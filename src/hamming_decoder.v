==> flow/design.v <==
`timescale 1ns / 1ps
module alu_arithmetic #(
    parameter WIDTH = 32
)(
    input  wire [WIDTH-1:0]     a,
    input  wire [WIDTH-1:0]     b,
    input  wire [3:0]           op,
    output reg  [WIDTH-1:0]     result,
    output reg                  carry_out,
    output reg                  overflow
);
    reg [WIDTH:0] extended_result;
    reg signed [WIDTH-1:0] signed_a, signed_b;
    reg signed [2*WIDTH-1:0] mult_result;
    localparam ADD  = 4'b0000;
    localparam SUB  = 4'b0001;
    localparam INC  = 4'b0010;
    localparam DEC  = 4'b0011;
    localparam MUL  = 4'b0100;
    localparam CMP  = 4'b0101;
    localparam NEG  = 4'b0110;
    localparam ABS  = 4'b0111;
    localparam ADDC = 4'b1000;  
    localparam SUBB = 4'b1001;  
    always @(*) begin
        signed_a = a;
        signed_b = b;
        carry_out = 1'b0;
        overflow = 1'b0;
        extended_result = 0;
        mult_result = 0;
        case(op)
            ADD: begin
                extended_result = {1'b0, a} + {1'b0, b};
                result = extended_result[WIDTH-1:0];
                carry_out = extended_result[WIDTH];
                overflow = (a[WIDTH-1] == b[WIDTH-1]) && (result[WIDTH-1] != a[WIDTH-1]);
            end
            SUB: begin
                extended_result = {1'b0, a} - {1'b0, b};
                result = extended_result[WIDTH-1:0];
                carry_out = extended_result[WIDTH];
                overflow = (a[WIDTH-1] != b[WIDTH-1]) && (result[WIDTH-1] != a[WIDTH-1]);
            end
            INC: begin
                extended_result = {1'b0, a} + 1;
                result = extended_result[WIDTH-1:0];
                carry_out = extended_result[WIDTH];
                overflow = (a == {1'b0, {(WIDTH-1){1'b1}}});  
            end
            DEC: begin
                extended_result = {1'b0, a} - 1;
                result = extended_result[WIDTH-1:0];
                carry_out = extended_result[WIDTH];
                overflow = (a == {1'b1, {(WIDTH-1){1'b0}}});  
            end
            MUL: begin
                mult_result = signed_a * signed_b;
                result = mult_result[WIDTH-1:0];
                overflow = (mult_result[2*WIDTH-1:WIDTH] != {WIDTH{mult_result[WIDTH-1]}});
                carry_out = |mult_result[2*WIDTH-1:WIDTH];
            end
            CMP: begin
                extended_result = {1'b0, a} - {1'b0, b};
                result = 0;
                carry_out = extended_result[WIDTH];
                overflow = (a[WIDTH-1] != b[WIDTH-1]) && (extended_result[WIDTH-1] != a[WIDTH-1]);
            end
            NEG: begin
                result = -a;
                overflow = (a == {1'b1, {(WIDTH-1){1'b0}}});  
            end
            ABS: begin
                result = (a[WIDTH-1]) ? -a : a;
                overflow = (a == {1'b1, {(WIDTH-1){1'b0}}});  
            end
            ADDC: begin
                extended_result = {1'b0, a} + {1'b0, b} + 1;  
                result = extended_result[WIDTH-1:0];
                carry_out = extended_result[WIDTH];
                overflow = (a[WIDTH-1] == b[WIDTH-1]) && (result[WIDTH-1] != a[WIDTH-1]);
            end
            SUBB: begin
                extended_result = {1'b0, a} - {1'b0, b} - 1;  
                result = extended_result[WIDTH-1:0];
                carry_out = extended_result[WIDTH];
                overflow = (a[WIDTH-1] != b[WIDTH-1]) && (result[WIDTH-1] != a[WIDTH-1]);
            end
            default: begin
                result = 0;
                carry_out = 0;
                overflow = 0;
            end
        endcase
    end
endmodule
`timescale 1ns / 1ps
module alu_logic #(
    parameter WIDTH = 32
)(
    input  wire [WIDTH-1:0]     a,
    input  wire [WIDTH-1:0]     b,
    input  wire [3:0]           op,
    output reg  [WIDTH-1:0]     result,
    output reg                  carry_out,
    output reg                  overflow
);
    wire [4:0] shift_amount;
    assign shift_amount = b[4:0];
    localparam AND  = 4'b0000;
    localparam OR   = 4'b0001;
    localparam XOR  = 4'b0010;
    localparam NOT  = 4'b0011;
    localparam NAND = 4'b0100;
    localparam NOR  = 4'b0101;
    localparam SHL  = 4'b0110;  
    localparam SHR  = 4'b0111;  
    localparam SAR  = 4'b1000;  
    localparam ROL  = 4'b1001;  
    localparam ROR  = 4'b1010;  
    localparam XNOR = 4'b1011;
    localparam BSET = 4'b1100;  
    localparam BCLR = 4'b1101;  
    localparam BTGL = 4'b1110;  
    always @(*) begin
        carry_out = 1'b0;
        overflow = 1'b0;
        case(op)
            AND: begin
                result = a & b;
            end
            OR: begin
                result = a | b;
            end
            XOR: begin
                result = a ^ b;
            end
            NOT: begin
                result = ~a;
            end
            NAND: begin
                result = ~(a & b);
            end
            NOR: begin
                result = ~(a | b);
            end
            SHL: begin
                if (shift_amount != 0) begin
                    result = a << shift_amount;
                    carry_out = a[WIDTH - shift_amount];  
                end else begin
                    result = a;
                    carry_out = 0;
                end
            end
            SHR: begin
                if (shift_amount != 0) begin
                    result = a >> shift_amount;
                    carry_out = a[shift_amount - 1];  
                end else begin
                    result = a;
                    carry_out = 0;
                end
            end
            SAR: begin
                result = $signed(a) >>> shift_amount;
                if (shift_amount != 0)
                    carry_out = a[shift_amount - 1];
                else
                    carry_out = 0;
            end
            ROL: begin
                if (shift_amount != 0) begin
                    result = (a << shift_amount) | (a >> (WIDTH - shift_amount));
                    carry_out = a[WIDTH - shift_amount];
                end else begin
                    result = a;
                    carry_out = 0;
                end
            end
            ROR: begin
                if (shift_amount != 0) begin
                    result = (a >> shift_amount) | (a << (WIDTH - shift_amount));
                    carry_out = a[shift_amount - 1];
                end else begin
                    result = a;
                    carry_out = 0;
                end
            end
            XNOR: begin
                result = ~(a ^ b);
            end
            BSET: begin
                result = a | (1 << shift_amount);
            end
            BCLR: begin
                result = a & ~(1 << shift_amount);
            end
            BTGL: begin
                result = a ^ (1 << shift_amount);
            end
            default: begin
                result = 0;
                carry_out = 0;
                overflow = 0;
            end
        endcase
    end
endmodule
module flag_generator #(
    parameter WIDTH = 32
)(
    input  wire [WIDTH-1:0]     result,
    input  wire                 carry_alu0,
    input  wire                 overflow_alu0,
    input  wire                 carry_alu1,
    input  wire                 overflow_alu1,
    input  wire                 alu_select,
    output wire                 zero_flag,
    output wire                 sign_flag,
    output wire                 carry_flag,
    output wire                 overflow_flag
);
    assign zero_flag = (result == {WIDTH{1'b0}});
    assign sign_flag = result[WIDTH-1];
    assign carry_flag = (alu_select == 0) ? carry_alu0 : carry_alu1;
    assign overflow_flag = (alu_select == 0) ? overflow_alu0 : overflow_alu1;
endmodule
`timescale 1ns / 1ps
module hamming_decoder (
    input  wire         clk,
    input  wire         rst_n,
    input  wire [31:0]  encoded_data,
    input  wire         start,
    output reg  [25:0]  decoded_data,
    output reg  [5:0]   syndrome,
    output reg          single_error_detected,
    output reg          double_error_detected,
    output reg          error_corrected,
    output reg          done
);
    reg [31:0] data_reg;
    reg [31:0] corrected_data;
    reg parity_p1, parity_p2, parity_p4, parity_p8, parity_p16, parity_p32;
    reg [31:0] alu_operand_a, alu_operand_b;
    reg [5:0] alu_opcode;
    reg alu_enable;
    wire [31:0] alu_result;
    wire [3:0] alu_flags;
    wire alu_valid;
    localparam IDLE = 3'b000;
    localparam CALC_PARITY = 3'b001;
    localparam CHECK_ERROR = 3'b010;
    localparam CORRECT_ERROR = 3'b011;
    localparam EXTRACT_DATA = 3'b100;
    localparam DONE = 3'b101;
    reg [2:0] state, next_state;
    parallel_alu_bank #(
        .DATA_WIDTH(32)
    ) hamming_alu (
        .clk(clk),
        .rst_n(rst_n),
        .operand_a(alu_operand_a),
        .operand_b(alu_operand_b),
        .opcode(alu_opcode),
        .enable(alu_enable),
        .alu_select(1'b1),  
        .result(alu_result),
        .flags(alu_flags),
        .valid(alu_valid),
        .busy()
    );
    always @(posedge clk or negedge rst_n) begin
        if (!rst_n) begin
            state <= IDLE;
        end else begin
            state <= next_state;
        end
    end
    always @(*) begin
        next_state = state;
        case (state)
            IDLE: begin
                if (start)
                    next_state = CALC_PARITY;
            end
            CALC_PARITY: begin
                next_state = CHECK_ERROR;
            end
            CHECK_ERROR: begin
                if (syndrome != 0)
                    next_state = CORRECT_ERROR;
                else
                    next_state = EXTRACT_DATA;
            end
            CORRECT_ERROR: begin
                next_state = EXTRACT_DATA;
            end
            EXTRACT_DATA: begin
                next_state = DONE;
            end
            DONE: begin
                next_state = IDLE;
            end
            default: next_state = IDLE;
        endcase
    end
    function automatic parity_calc;
        input [31:0] data;
        input [31:0] mask;
        reg result;
        reg [31:0] temp;
        integer i;
        begin
            temp = data & mask;
            result = 0;
            for (i = 0; i < 32; i = i + 1) begin
                result = result ^ temp[i];
            end
            parity_calc = result;
        end
    endfunction
    always @(posedge clk or negedge rst_n) begin
        if (!rst_n) begin
            data_reg <= 0;
            corrected_data <= 0;
            syndrome <= 0;
            single_error_detected <= 0;
            double_error_detected <= 0;
            error_corrected <= 0;
            done <= 0;
            decoded_data <= 0;
        end else begin
            case (state)
                IDLE: begin
                    done <= 0;
                    single_error_detected <= 0;
                    double_error_detected <= 0;
                    error_corrected <= 0;
                    if (start) begin
                        data_reg <= encoded_data;
                        corrected_data <= encoded_data;
                    end
                end
                CALC_PARITY: begin
                    parity_p1 = parity_calc(data_reg, 32'hAAAAAAAA);
                    parity_p2 = parity_calc(data_reg, 32'hCCCCCCCC);
                    parity_p4 = parity_calc(data_reg, 32'hF0F0F0F0);
                    parity_p8 = parity_calc(data_reg, 32'hFF00FF00);
                    parity_p16 = parity_calc(data_reg, 32'hFFFF0000);
                    parity_p32 = ^data_reg;  
                    syndrome <= {parity_p32, parity_p16, parity_p8, parity_p4, parity_p2, parity_p1};
                end
                CHECK_ERROR: begin
                    if (syndrome[5:0] != 0) begin
                        if (parity_p32) begin
                            single_error_detected <= 1;
                        end else begin
                            double_error_detected <= 1;
                        end
                    end
                end
                CORRECT_ERROR: begin
                    if (single_error_detected && syndrome[4:0] != 0) begin
                        corrected_data[syndrome[4:0] - 1] <= ~corrected_data[syndrome[4:0] - 1];
                        error_corrected <= 1;
                    end
                end
                EXTRACT_DATA: begin
                    decoded_data[0] <= corrected_data[2];    
                    decoded_data[1] <= corrected_data[4];    
                    decoded_data[2] <= corrected_data[5];    
                    decoded_data[3] <= corrected_data[6];    
                    decoded_data[4] <= corrected_data[8];    
                    decoded_data[5] <= corrected_data[9];    
                    decoded_data[6] <= corrected_data[10];   
                    decoded_data[7] <= corrected_data[11];   
                    decoded_data[8] <= corrected_data[12];   
                    decoded_data[9] <= corrected_data[13];   
                    decoded_data[10] <= corrected_data[14];  
                    decoded_data[11] <= corrected_data[16];  
                    decoded_data[12] <= corrected_data[17];  
                    decoded_data[13] <= corrected_data[18];  
                    decoded_data[14] <= corrected_data[19];  
                    decoded_data[15] <= corrected_data[20];  
                    decoded_data[16] <= corrected_data[21];  
                    decoded_data[17] <= corrected_data[22];  
                    decoded_data[18] <= corrected_data[23];  
                    decoded_data[19] <= corrected_data[24];  
                    decoded_data[20] <= corrected_data[25];  
                    decoded_data[21] <= corrected_data[26];  
                    decoded_data[22] <= corrected_data[27];  
                    decoded_data[23] <= corrected_data[28];  
                    decoded_data[24] <= corrected_data[29];  
                    decoded_data[25] <= corrected_data[30];  
                end
                DONE: begin
                    done <= 1;
                end
            endcase
        end
    end
endmodule
module parallel_alu_bank #(
    parameter DATA_WIDTH = 32
)(
    input  wire                     clk,
    input  wire                     rst_n,
    input  wire [DATA_WIDTH-1:0]    operand_a,
    input  wire [DATA_WIDTH-1:0]    operand_b,
    input  wire [5:0]               opcode,       
    input  wire                     enable,
    input  wire                     alu_select,   
    output reg  [DATA_WIDTH-1:0]    result,
    output reg  [3:0]               flags,        
    output reg                      valid,
    output wire                     busy
);
    wire [DATA_WIDTH-1:0] alu0_result, alu1_result;
    wire [DATA_WIDTH-1:0] selected_result;
    wire carry_out_alu0, overflow_alu0;
    wire carry_out_alu1, overflow_alu1;
    wire zero_flag, sign_flag, carry_flag, overflow_flag;
    wire is_arithmetic, is_logic;
    reg  operation_valid;
    reg [DATA_WIDTH-1:0] operand_a_reg, operand_b_reg;
    reg [5:0] opcode_reg;
    reg alu_select_reg;
    reg enable_reg;
    localparam IDLE = 2'b00;
    localparam EXECUTE = 2'b01;
    localparam COMPLETE = 2'b10;
    reg [1:0] current_state, next_state;
    assign is_arithmetic = (opcode[5:4] == 2'b00);  
    assign is_logic = (opcode[5:4] == 2'b01);       
    always @(posedge clk or negedge rst_n) begin
        if (!rst_n) begin
            current_state <= IDLE;
        end else begin
            current_state <= next_state;
        end
    end
    always @(*) begin
        next_state = current_state;
        case (current_state)
            IDLE: begin
                if (enable)
                    next_state = EXECUTE;
            end
            EXECUTE: begin
                next_state = COMPLETE;
            end
            COMPLETE: begin
                next_state = IDLE;
            end
            default: next_state = IDLE;
        endcase
    end
    always @(posedge clk or negedge rst_n) begin
        if (!rst_n) begin
            operand_a_reg <= 0;
            operand_b_reg <= 0;
            opcode_reg <= 0;
            alu_select_reg <= 0;
            enable_reg <= 0;
        end else if (enable && current_state == IDLE) begin
            operand_a_reg <= operand_a;
            operand_b_reg <= operand_b;
            opcode_reg <= opcode;
            alu_select_reg <= alu_select;
            enable_reg <= enable;
        end
    end
    alu_arithmetic #(
        .WIDTH(DATA_WIDTH)
    ) alu0_inst (
        .a(operand_a_reg),
        .b(operand_b_reg),
        .op(opcode_reg[3:0]),
        .result(alu0_result),
        .carry_out(carry_out_alu0),
        .overflow(overflow_alu0)
    );
    alu_logic #(
        .WIDTH(DATA_WIDTH)
    ) alu1_inst (
        .a(operand_a_reg),
        .b(operand_b_reg),
        .op(opcode_reg[3:0]),
        .result(alu1_result),
        .carry_out(carry_out_alu1),
        .overflow(overflow_alu1)
    );
    assign selected_result = (alu_select_reg == 0) ? alu0_result : alu1_result;
    flag_generator #(
        .WIDTH(DATA_WIDTH)
    ) flag_gen_inst (
        .result(selected_result),
        .carry_alu0(carry_out_alu0),
        .overflow_alu0(overflow_alu0),
        .carry_alu1(carry_out_alu1),
        .overflow_alu1(overflow_alu1),
        .alu_select(alu_select_reg),
        .zero_flag(zero_flag),
        .sign_flag(sign_flag),
        .carry_flag(carry_flag),
        .overflow_flag(overflow_flag)
    );
    always @(posedge clk or negedge rst_n) begin
        if (!rst_n) begin
            result <= 0;
            flags <= 0;
            valid <= 0;
        end else begin
            if (current_state == EXECUTE) begin
                result <= selected_result;
                flags <= {carry_flag, overflow_flag, sign_flag, zero_flag};
                valid <= 1;
            end else begin
                valid <= 0;
            end
        end
    end
    assign busy = (current_state != IDLE);
endmodule
---- From RTL to reports: hamming_decoder ----
Tool output for the design above, in the order of the flow.
Lines are those of the file above, counted from 1.
Operators: Yosys type, input widths -> output width; for muxes data width and select width s.
Library cell names are shortened.
A cell with - has no value.
inputs
  design top .............................. hamming_decoder
  clock port .............................. clk
  library ................................. sky130hd
  timing corner ........................... tt_025C_1v80

---- After elaboration ----
Source: Yosys, flattened and elaborated, memories not mapped. Widths are those after wreduce. Registers that Yosys merges into a memory's read port (data or address) are not register bits. Print and check cells do not count. Equal cells are merged and count once.
operators by class
  add/sub/neg operators ................... 2
  equal/unequal tests ..................... 10
  shifts and indexed selects .............. 3
  multiplexer cells ....................... 15
  bitwise operators ....................... 79
  reduce/logical cells .................... 14
operators with widths
  cell                     number
  $xor 1x1->1              75
  $pmux 32 s2              1
  $mux 32                  2
  $shift 1x33->32          1
  $shift 1x33->32 const A  1
  $neg 32->33              1
  $and 32x32->32           1
  $or 32x32->32            1
  $shiftx 32x6->1          1
  $not 32->32              1
  $reduce_xor 32->1        1
  $pmux 3 s5               1
  $ne 2x2->1 const B       5
  $reduce_and 3->1         3
  $pmux 1 s2               4
  $reduce_and 2->1         3
  $reduce_bool 2->1        3
  $eq 3x2->1 const B       2
  $eq 3x3->1 const B       2
  $sub 5x1->6 const B      1
  $reduce_bool 6->1        1
  $mux 3                   2
  $reduce_bool 5->1        1
  $mux 1                   5
  $eq 3x1->1 const B       1
  $logic_not 3->1          1
  $logic_and 1x1->1        1
  $not 1->1                1
bit counts
  flip-flop bits (word level) ............. 104
  input bits .............................. 35
  output and inout port bits .............. 36
  elaborated cells ........................ 158

---- Logic depth ----
Yosys ltp: most cells in a row. Word level: on the elaborated netlist, between registers, memories and ports. Mapped: between sequential cells and ports; inverters and the memories' decode and read muxes count.
depth
  word-level depth ........................ 15
  ABC_AREA ................................ 0
  mapped depth ............................ 17
  depth with buffers taken out ............ 13

---- Synthesis result ----
Source: synth_stat.txt of the flow (Yosys; design flattened, memories mapped). It holds for the ABC_AREA given above (unset counts as 0); a run with the other value may have another netlist.
The area totals of this step are shown rounded.
cells by type
  cell       number  area in all (um^2)
  dfrtp_1    105     2627.52
  mux2_2     61      686.909
  xnor2_1    54      472.954
  a21oi_1    42      210.202
  and3_1     25      156.4
  o31ai_1    20      150.144
  o211ai_1   19      142.637
  mux2i_1    14      140.134
  ha_1       11      137.632
  nand2_1    31      116.362
  nor2_1     30      112.608
  a2111oi_4  3       82.579
  o21ai_0    16      80.077
  xor2_1     9       78.826
  nand4_1    11      68.816
  nor4_1     11      68.816
  nand3_1    13      65.062
  nor3_1     13      65.062
Other cell types: 52; their cells: 132.
mapped netlist
  standard cells after synthesis .......... 620
  chip area (Yosys) ....................... 6500 um^2
  sequential part of the area ............. 2680 um^2
  flip-flop cells ......................... 107
  buffer cells ............................ 32

---- Timing after synthesis ----
Source: OpenSTA report_checks on the synthesized netlist (no wires, ideal clock, input and output delay 20% of the period each), path of least setup slack; recovery checks are left aside. Register names are those of the netlist, which keeps one name where synthesis merged equal registers.
path post-synthesis
  path type ............................... reg-to-reg
  start point ............................. register syndrome[0]
  end point ............................... register corrected_data[17]
  period .................................. 5.98 ns
  setup time .............................. 0.138 ns
  time at the first pin ................... 0.000 ns
  data arrival time ....................... 3.934 ns
  required time ........................... 5.842 ns
  slack ................................... 1.909 ns
  path delay .............................. 4.072 ns
  stages on the path ...................... 18
  buffers on the path ..................... 4
  synthesis period reached ................ 4.071 ns
"path delay" = arrival - input delay + setup time.
"stages on the path": output pins that drive a net of the path, with the launching flip-flop's if there is one; two outputs of one cell count as two.
"synthesis period reached" = period - worst setup slack (recovery checks aside). The figure is calculated, with input and output delays left at 20% of the set period.
Between the ends stands the longest chain of elaborated cells between them, by number of cells; it is not shown to be the way that was timed. Of several equally long chains one is given.
Each line given opens the expression or statement behind the cell; cells for indexed reads and writes are added by Yosys, which also makes memories of some case tables.
Lines with a computed index may be missing from the assigning lines.
between the ends, post-synthesis
  cells stage by stage .................... dfrtp_1 > buf_4 > buf_4 > buf_2 > inv_1 > ha_1 > buf_6 > nor2_1 > a2bb2oi_1 > nor3_1 > inv_1 > ha_1 > nor4b_1 > nand4_1 > a211oi_2 > o211ai_1 > o211ai_1 > o211ai_1
  cells in the longest elaborated chain ... 8
  elaborated cells between the ends (all ways) .. 15
  source lines of those cells ............. 3
  classes of those cells .................. 2 x add/sub; 1 x eq/ne; 3 x shift; 2 x mux; 4 x logic; 3 x reduce/logical
RTL lines, path post-synthesis
  element          line  source
  from (decl)      236   output reg  [5:0]   syndrome,
  from (assign)    327   syndrome <= 0;
  from (assign)    352   syndrome <= {parity_p32, parity_p16, parity_p8, parity_p4, parity_p2, parity_p1};
  $sub 5x1->6      365   corrected_data[syndrome[4:0] - 1] <= ~corrected_data[syndrome[4:0] - 1];
  $neg 32->33      365
  $shift 1x33->32  365
  $not 32->32      365
  $and 32x32->32   365
  $or 32x32->32    365
  $mux 32          364   if (single_error_detected && syndrome[4:0] != 0) begin
  $pmux 32 s2      334   case (state)
  to (assign)      326   corrected_data <= 0;
  to (assign)      342   corrected_data <= encoded_data;
  to (decl)        243   reg [31:0] corrected_data;

---- Timing after layout ----
From the final timing report of run A: the path of least setup slack in the routed layout; clock arrival at registers is part of the times.
path after layout
  path type ............................... reg-to-reg
  start point ............................. register syndrome[1]
  end point ............................... register corrected_data[17]
  period .................................. 3.62 ns
  setup time .............................. 0.14 ns
  time at the first pin ................... 0.35 ns
  data arrival time ....................... 3.66 ns
  required time ........................... 3.83 ns
  slack ................................... 0.17 ns
  stages on the path ...................... 15
  buffers on the path ..................... 1
Between the ends stands the longest chain of elaborated cells between them, by number of cells; it is not shown to be the way that was timed. Of several equally long chains one is given.
Lines with a computed index may be missing from the assigning lines.
between the ends, after layout
  cells stage by stage .................... dfrtp_1 > inv_1 > ha_4 > nor2_1 > a2bb2oi_2 > nor3_4 > inv_1 > ha_4 > nor4b_2 > nand4_1 > buf_4 > a211oi_4 > o211ai_1 > o211ai_1 > o211ai_1
  cells in the longest elaborated chain ... 8
  elaborated cells between the ends (all ways) .. 15
  source lines of those cells ............. 3
  classes of those cells .................. 2 x add/sub; 1 x eq/ne; 3 x shift; 2 x mux; 4 x logic; 3 x reduce/logical
RTL lines, path after layout
  element          line  source
  from (decl)      236   output reg  [5:0]   syndrome,
  from (assign)    327   syndrome <= 0;
  from (assign)    352   syndrome <= {parity_p32, parity_p16, parity_p8, parity_p4, parity_p2, parity_p1};
  $sub 5x1->6      365   corrected_data[syndrome[4:0] - 1] <= ~corrected_data[syndrome[4:0] - 1];
  $neg 32->33      365
  $shift 1x33->32  365
  $not 32->32      365
  $and 32x32->32   365
  $or 32x32->32    365
  $mux 32          364   if (single_error_detected && syndrome[4:0] != 0) begin
  $pmux 32 s2      334   case (state)
  to (assign)      326   corrected_data <= 0;
  to (assign)      342   corrected_data <= encoded_data;
  to (decl)        243   reg [31:0] corrected_data;

Subject: hamming_decoder on sky130hd, stored results

Hello all,

Record of 2 stored runs of the RTL-to-layout flow on hamming_decoder, platform sky130hd. The runs are unordered. Constraints: input delay and output delay 20% of the set period each, output load 0.01 pF.
"reached clock period" means the clock period less the worst setup slack. The figure is calculated, with input and output delays left at 20% of the set period.
"allowed time less slack (worst setup path)": the worst setup path's part of the clock period (all of it between registers, 20% less for each end at a port) less its slack. A launch clock that arrives late makes it longer, a capture clock that arrives late makes it shorter.
"total power after layout" rests on the timing tool's default activity at the inputs, not on a simulated workload.
Results are given in rounded form.

======== run A ========
==> flow/run.sh <==
#!/bin/bash
# the make line also repeats the synthesis and layout settings of config.mk as NAME=value (left out here)
make -C /OpenROAD-flow-scripts/flow DESIGN_CONFIG=/design/flow/config.mk WORK_HOME=/design/flow/orfs CLKGATE_MAP_FILE= finish
==> flow/config.mk <==
export PLATFORM = sky130hd
export DESIGN_NAME = hamming_decoder
export DESIGN_NICKNAME = hamming_decoder
export VERILOG_FILES = /design/flow/design.v
export SDC_FILE = /design/flow/constraint.sdc
export NUM_CORES = 4
export LEC_CHECK = 0
export ABC_AREA = 0
export CAP_MARGIN = 35
export CELL_PAD_IN_SITES_GLOBAL_PLACEMENT = 1
export CORE_ASPECT_RATIO = 1.11
export CORE_MARGIN = 9
export CORE_UTILIZATION = 55
export CTS_CLUSTER_DIAMETER = 216
export CTS_CLUSTER_SIZE = 44
export SLEW_MARGIN = 20
==> flow/constraint.sdc <==
create_clock -name core_clock -period 3.62 [get_ports {clk}]
set_input_delay 0.7240 -clock core_clock [delete_from_list [all_inputs] [get_ports {clk}]]
set_output_delay 0.7240 -clock core_clock [all_outputs]
set_load 0.01 [all_outputs]

-------- measured, run A --------
  synthesized cell area ................... 6500 um^2
  total power after layout ................ 2.23 mW
  area of the standard cells in the finished layout .. 7850 um^2
  reached clock period .................... 3.449 ns
  total die area .......................... 16100 um^2
  setup slack of the worst path ........... 0.171 ns
  utilization of the finished layout ...... 0.686
  allowed time less slack (worst setup path) .. 3.45 ns
  critical path type ...................... reg-to-reg

======== run B ========
==> flow/run.sh <==
#!/bin/bash
# the make line also repeats the synthesis and layout settings of config.mk as NAME=value (left out here)
make -C /OpenROAD-flow-scripts/flow DESIGN_CONFIG=/design/flow/config.mk WORK_HOME=/design/flow/orfs CLKGATE_MAP_FILE= finish
==> flow/config.mk <==
export PLATFORM = sky130hd
export DESIGN_NAME = hamming_decoder
export DESIGN_NICKNAME = hamming_decoder
export VERILOG_FILES = /design/flow/design.v
export SDC_FILE = /design/flow/constraint.sdc
export NUM_CORES = 4
export LEC_CHECK = 0
export CAP_MARGIN = 25
export CELL_PAD_IN_SITES_GLOBAL_PLACEMENT = 2
export CORE_MARGIN = 7
export CORE_UTILIZATION = 43
export MIN_ROUTING_LAYER = met2
export PLACE_DENSITY = 0.75
export SETUP_SLACK_MARGIN = 0.47
export SLEW_MARGIN = 35
==> flow/constraint.sdc <==
create_clock -name core_clock -period 3.09 [get_ports {clk}]
set_input_delay 0.6180 -clock core_clock [delete_from_list [all_inputs] [get_ports {clk}]]
set_output_delay 0.6180 -clock core_clock [all_outputs]
set_load 0.01 [all_outputs]

-------- measured, run B --------
  total power after layout ................ 2.66 mW
  total die area .......................... 18800 um^2
  setup slack of the worst path ........... -0.270 ns
  allowed time less slack (worst setup path) .. 3.36 ns
  critical path type ...................... reg-to-reg
  utilization of the finished layout ...... 0.594
  reached clock period .................... 3.360 ns
  synthesized cell area ................... 6500 um^2
  area of the standard cells in the finished layout .. 8710 um^2

Thanks
