==> flow/design.v <==
`timescale 1ns/1ps
module crc32_calculator (
    input  wire         clk,
    input  wire         rst_n,
    input  wire [31:0]  data_in,
    input  wire         start,
    input  wire         data_valid,
    output reg  [31:0]  crc_out,
    output reg          done,
    output wire         ready
);
    localparam [31:0] POLYNOMIAL = 32'hEDB88320;
    localparam IDLE = 2'b00;
    localparam PROCESSING = 2'b01;
    localparam DONE = 2'b10;
    reg [1:0] state;
    reg [31:0] crc_reg;
    reg [5:0] bit_counter;
    reg [7:0] byte_counter;
    reg [31:0] data_buffer;
    reg [7:0] current_byte;
    assign ready = (state == IDLE);
    always @(posedge clk or negedge rst_n) begin
        if (!rst_n) begin
            state <= IDLE;
            crc_reg <= 32'hFFFFFFFF;
            bit_counter <= 0;
            byte_counter <= 0;
            data_buffer <= 0;
            done <= 0;
            crc_out <= 0;
            current_byte <= 0;
        end else begin
            case (state)
                IDLE: begin
                    done <= 0;
                    crc_reg <= 32'hFFFFFFFF;
                    bit_counter <= 0;
                    byte_counter <= 0;
                    if (start && data_valid) begin
                        data_buffer <= data_in;
                        state <= PROCESSING;
                    end
                end
                PROCESSING: begin
                    if (byte_counter < 4) begin
                        if (bit_counter == 0) begin
                            case(byte_counter)
                                0: current_byte <= data_buffer[7:0];
                                1: current_byte <= data_buffer[15:8];
                                2: current_byte <= data_buffer[23:16];
                                3: current_byte <= data_buffer[31:24];
                            endcase
                            bit_counter <= 1;
                        end else if (bit_counter <= 8) begin
                            if ((crc_reg[0] ^ current_byte[0]) == 1'b1) begin
                                crc_reg <= (crc_reg >> 1) ^ POLYNOMIAL;
                            end else begin
                                crc_reg <= crc_reg >> 1;
                            end
                            current_byte <= current_byte >> 1;
                            if (bit_counter == 8) begin
                                bit_counter <= 0;
                                byte_counter <= byte_counter + 1;
                            end else begin
                                bit_counter <= bit_counter + 1;
                            end
                        end
                    end else begin
                        state <= DONE;
                    end
                end
                DONE: begin
                    crc_out <= ~crc_reg;   
                    done <= 1;
                    state <= IDLE;
                end
                default: state <= IDLE;
            endcase
        end
    end
endmodule
# From RTL to reports: crc32_calculator
# What the tools print for crc32_calculator, step after step.
# Lines are those of the file above, counted from 1.
# Not given: --
# setup
top	crc32_calculator
clock	clk
lib	sky130hd
lib_corner	tt_025C_1v80

# After elaboration
# Yosys after proc, flatten, opt, wreduce and memory -nomap, before mapping. Memory bits, and registers merged into a memory's read port (data or address), are not among the register bits. Print and check cells are not counted. Equal cells are merged and count once.
# word_totals
regBits	121
inputBits	36
out_inout_bits	34
# classes
n_addsub	2
cmp	2
equal	14
mux	22
logic	3
reduce_logical	13
# ops
cell	n
32-bit 2-to-1 mux	4
32-bit parallel mux with 2-bit select	1
8-bit 2-to-1 mux	6
32-bit inverter	1
8-bit parallel mux with 4-bit select	1
6-bit 2-to-1 mux	4
8-bit by 2-bit equality test with 1-bit output with constant B	2
8-bit parallel mux with 2-bit select	1
13-bit inverter with 14-bit output	1
2-bit inequality test with constant B	6
6-bit parallel mux with 2-bit select	1
4-bit AND reduction	2
8-bit by 1-bit adder with 8-bit output with constant B	1
8-bit by 1-bit equality test with 1-bit output with constant B	1
8-bit by 3-bit < comparator with 1-bit output with constant B	1
8-bit zero test	1
2-bit nonzero test	3
6-bit by 1-bit adder with 6-bit output with constant B	1
6-bit by 4-bit <= comparator with 1-bit output with constant B	1
6-bit by 4-bit equality test with 1-bit output with constant B	1
6-bit zero test	1
5-bit by 1-bit inequality test with 1-bit output with constant B	1
5-bit AND reduction	1
2-bit AND reduction	2
2-bit parallel mux with 2-bit select	1
2-bit 2-to-1 mux	2
3-bit inequality test with constant B	1
3-bit AND reduction	1
# Not listed: further kinds 6, cells in them 6.

# Longest topological paths
# Longest topological path by Yosys (ltp), each cell counted once; first at word level (registers and memories cut), then after technology mapping (sequential cells cut; the memories' decode and read muxes count).
# logic_depth
word_depth	6
abc_area	0
ltp_mapped	8
mapped_depth_nobuf	6

# Netlist
# Yosys stat after the flow's synthesis: flattened, memories mapped to cells. It holds for the ABC_AREA given above (unset counts as 0); a run with the other value may have another netlist.
# Totals and module areas in this step are rounded.
# mapped
cells	440
mapped_area_um2	5490
ffs	122
buffers	30
# types
type	n	area_total_um2
sky130_fd_sc_hd__dfrtp_1	89	2.23E+03
sky130_fd_sc_hd__dfstp_2	33	867.082
sky130_fd_sc_hd__mux2_2	32	360.346
sky130_fd_sc_hd__mux2i_1	32	320.307
sky130_fd_sc_hd__o21a_1	32	240.23
sky130_fd_sc_hd__nand4b_1	18	157.651
sky130_fd_sc_hd__inv_1	40	150.144
sky130_fd_sc_hd__xnor2_1	13	113.859
sky130_fd_sc_hd__nand4_1	15	93.84
sky130_fd_sc_hd__a222oi_1	8	80.077
sky130_fd_sc_hd__ha_1	6	75.072
sky130_fd_sc_hd__clkbuf_1	17	63.811
sky130_fd_sc_hd__buf_2	11	55.053
sky130_fd_sc_hd__and2_1	7	43.792
sky130_fd_sc_hd__nor4_4	2	42.541
sky130_fd_sc_hd__a31oi_1	6	37.536
sky130_fd_sc_hd__a211o_1	4	35.034
sky130_fd_sc_hd__a311oi_1	4	35.034
# Other cell types: 35; their cells: 71.

# Timing after synthesis
# Source: OpenSTA report_checks on the synthesized netlist (no wires, ideal clock, input and output delay 20% of the period each), path of least setup slack; recovery checks are left aside. Register names are those of the netlist, which keeps one name where synthesis merged equal registers.
# synth_path
path_type	flip-flop to flip-flop
startpoint	register byte_counter[0]
endpoint	register current_byte[0]
period_ns	3.96
t_arrival_ns	2.022
required_ns	3.835
setup_slack_ns	1.813
path_delay_ns	2.147
stages	8
n_path_buf	1
synth_period_reached_ns	2.147
# "path_delay_ns" is the arrival time less input delay plus setup time.
# "stages" counts driving pins, that of a launching flip-flop among them; a cell with two outputs on the path counts twice.
# "synth_period_reached_ns" = period - worst setup slack (recovery checks aside). The figure is calculated, with input and output delays left at 20% of the set period.
# Between the ends stands the longest chain of elaborated cells between them, by number of cells; it is not shown to be the way that was timed. Of several equally long chains one is given.
# Each line given opens the expression or statement behind the cell; cells for indexed reads and writes are added by Yosys, which also makes memories of some case tables.
# A register here has more assigning lines than the two given.
# synth_between
cell_sequence	sky130_fd_sc_hd__dfrtp_1 sky130_fd_sc_hd__inv_1 sky130_fd_sc_hd__ha_1 sky130_fd_sc_hd__buf_2 sky130_fd_sc_hd__or3_1 sky130_fd_sc_hd__nor4_4 sky130_fd_sc_hd__nor2_4 sky130_fd_sc_hd__mux2_4
elab_chain_len	3
cells_between	9
cone_classes	1 x compare; 4 x eq/ne; 2 x mux; 2 x reduce/logical
# synth_lines
item	line_no	text
from (decl)	19	reg [7:0] byte_counter;
from (assign)	28	byte_counter <= 0;
from (assign)	64	byte_counter <= byte_counter + 1;
8-bit by 2-bit equality test with 1-bit output	48	case(byte_counter)
8-bit parallel mux with 4-bit select	48
8-bit 2-to-1 mux	47	if (bit_counter == 0) begin
to (assign)	49	0: current_byte <= data_buffer[7:0];
to (assign)	50	1: current_byte <= data_buffer[15:8];
to (decl)	21	reg [7:0] current_byte;

# Path in the finished layout
# From the final timing report of run 1: the path of least setup slack in the routed layout; clock arrival at registers is part of the times.
# layout_path
path_type	flip-flop to flip-flop
startpoint	register byte_counter[0]
endpoint	register current_byte[0]
period_ns	3.95
t_arrival_ns	2.91
required_ns	4.24
setup_slack_ns	1.32
stages	7
n_path_buf	0
# Between the ends stands the longest chain of elaborated cells between them, by number of cells; it is not shown to be the way that was timed. Of several equally long chains one is given.
# A register here has more assigning lines than the two given.
# layout_between
cell_sequence	sky130_fd_sc_hd__dfrtp_1 sky130_fd_sc_hd__inv_1 sky130_fd_sc_hd__ha_1 sky130_fd_sc_hd__or3_1 sky130_fd_sc_hd__nor4_4 sky130_fd_sc_hd__nor2_4 sky130_fd_sc_hd__mux2_4
elab_chain_len	3
cells_between	9
cone_classes	1 x compare; 4 x eq/ne; 2 x mux; 2 x reduce/logical
# layout_lines
item	line_no	text
from (decl)	19	reg [7:0] byte_counter;
from (assign)	28	byte_counter <= 0;
from (assign)	64	byte_counter <= byte_counter + 1;
8-bit by 2-bit equality test with 1-bit output	48	case(byte_counter)
8-bit parallel mux with 4-bit select	48
8-bit 2-to-1 mux	47	if (bit_counter == 0) begin
to (assign)	49	0: current_byte <= data_buffer[7:0];
to (assign)	50	1: current_byte <= data_buffer[15:8];
to (decl)	21	reg [7:0] current_byte;

Appendix: measured runs

Flow measurements of crc32_calculator on sky130hd: 2 stored runs with different settings, listed in no order. Input and output delays are each 20% of the period that was set; the output load is 0.01 pF.
"worst_path_time_ns" is the time allowed to the run's worst setup path (the clock period less input and output delay, where it has them) less its slack. Clock arrival times count: a late capture clock shortens it, a late launch clock lengthens it.
By "totalPower_uw" is meant OpenSTA's value without simulated activity: inputs other than the clock are taken to toggle once in ten clock periods, and the tool carries that through the logic.
The measured numbers are rounded.

Run 1, flow files:
==> flow/run.sh <==
#!/bin/bash
# the make line also repeats the synthesis and layout settings of config.mk as NAME=value (left out here)
make -C /OpenROAD-flow-scripts/flow DESIGN_CONFIG=/design/flow/config.mk WORK_HOME=/design/flow/orfs CLKGATE_MAP_FILE= finish
==> flow/config.mk <==
export PLATFORM = sky130hd
export DESIGN_NAME = crc32_calculator
export DESIGN_NICKNAME = crc32_calculator
export VERILOG_FILES = /design/flow/design.v
export SDC_FILE = /design/flow/constraint.sdc
export NUM_CORES = 4
export LEC_CHECK = 0
export CAP_MARGIN = 5
export CORE_ASPECT_RATIO = 0.52
export CORE_MARGIN = 2
export CORE_UTILIZATION = 46
export GPL_ROUTABILITY_DRIVEN = 1
export HOLD_SLACK_MARGIN = -0.08
export MAX_ROUTING_LAYER = met4
export SETUP_SLACK_MARGIN = 0.74
export SLEW_MARGIN = 30
export TNS_END_PERCENT = 100
==> flow/constraint.sdc <==
create_clock -name core_clock -period 3.95 [get_ports {clk}]
set_input_delay 0.7900 -clock core_clock [delete_from_list [all_inputs] [get_ports {clk}]]
set_output_delay 0.7900 -clock core_clock [all_outputs]
set_load 0.01 [all_outputs]

==> results of run 1, as CSV <==
result,value
post_route_util_pct,60.1
worst_path_time_ns,2.63
worst_path_kind,"flip-flop to flip-flop"
final_stdcell_area_um2,6900
yosys.chip_area_um2,5490
dieArea_um2,12900
timing.setup.ws_ns,1.32
totalPower_uw,4230
final_setup_tns_ns,0.000

Run 2, flow files:
==> flow/run.sh <==
#!/bin/bash
# the make line also repeats the synthesis and layout settings of config.mk as NAME=value (left out here)
make -C /OpenROAD-flow-scripts/flow DESIGN_CONFIG=/design/flow/config.mk WORK_HOME=/design/flow/orfs CLKGATE_MAP_FILE= finish
==> flow/config.mk <==
export PLATFORM = sky130hd
export DESIGN_NAME = crc32_calculator
export DESIGN_NICKNAME = crc32_calculator
export VERILOG_FILES = /design/flow/design.v
export SDC_FILE = /design/flow/constraint.sdc
export NUM_CORES = 4
export LEC_CHECK = 0
export CAP_MARGIN = 20
export CORE_MARGIN = 2
export CORE_UTILIZATION = 61
export GPL_ROUTABILITY_DRIVEN = 1
export GPL_TIMING_DRIVEN = 0
export PLACE_DENSITY_LB_ADDON = 0.27
export SETUP_SLACK_MARGIN = 0.1
export SLEW_MARGIN = 20
==> flow/constraint.sdc <==
create_clock -name core_clock -period 1.35 [get_ports {clk}]
set_input_delay 0.2700 -clock core_clock [delete_from_list [all_inputs] [get_ports {clk}]]
set_output_delay 0.2700 -clock core_clock [all_outputs]
set_load 0.01 [all_outputs]

==> results of run 2, as CSV <==
result,value
post_route_util_pct,91.7
worst_path_time_ns,2.13
worst_path_kind,"flip-flop to flip-flop"
final_stdcell_area_um2,8000
yosys.chip_area_um2,5490
dieArea_um2,9780
timing.setup.ws_ns,-0.776
totalPower_uw,15600
final_setup_tns_ns,-36.7
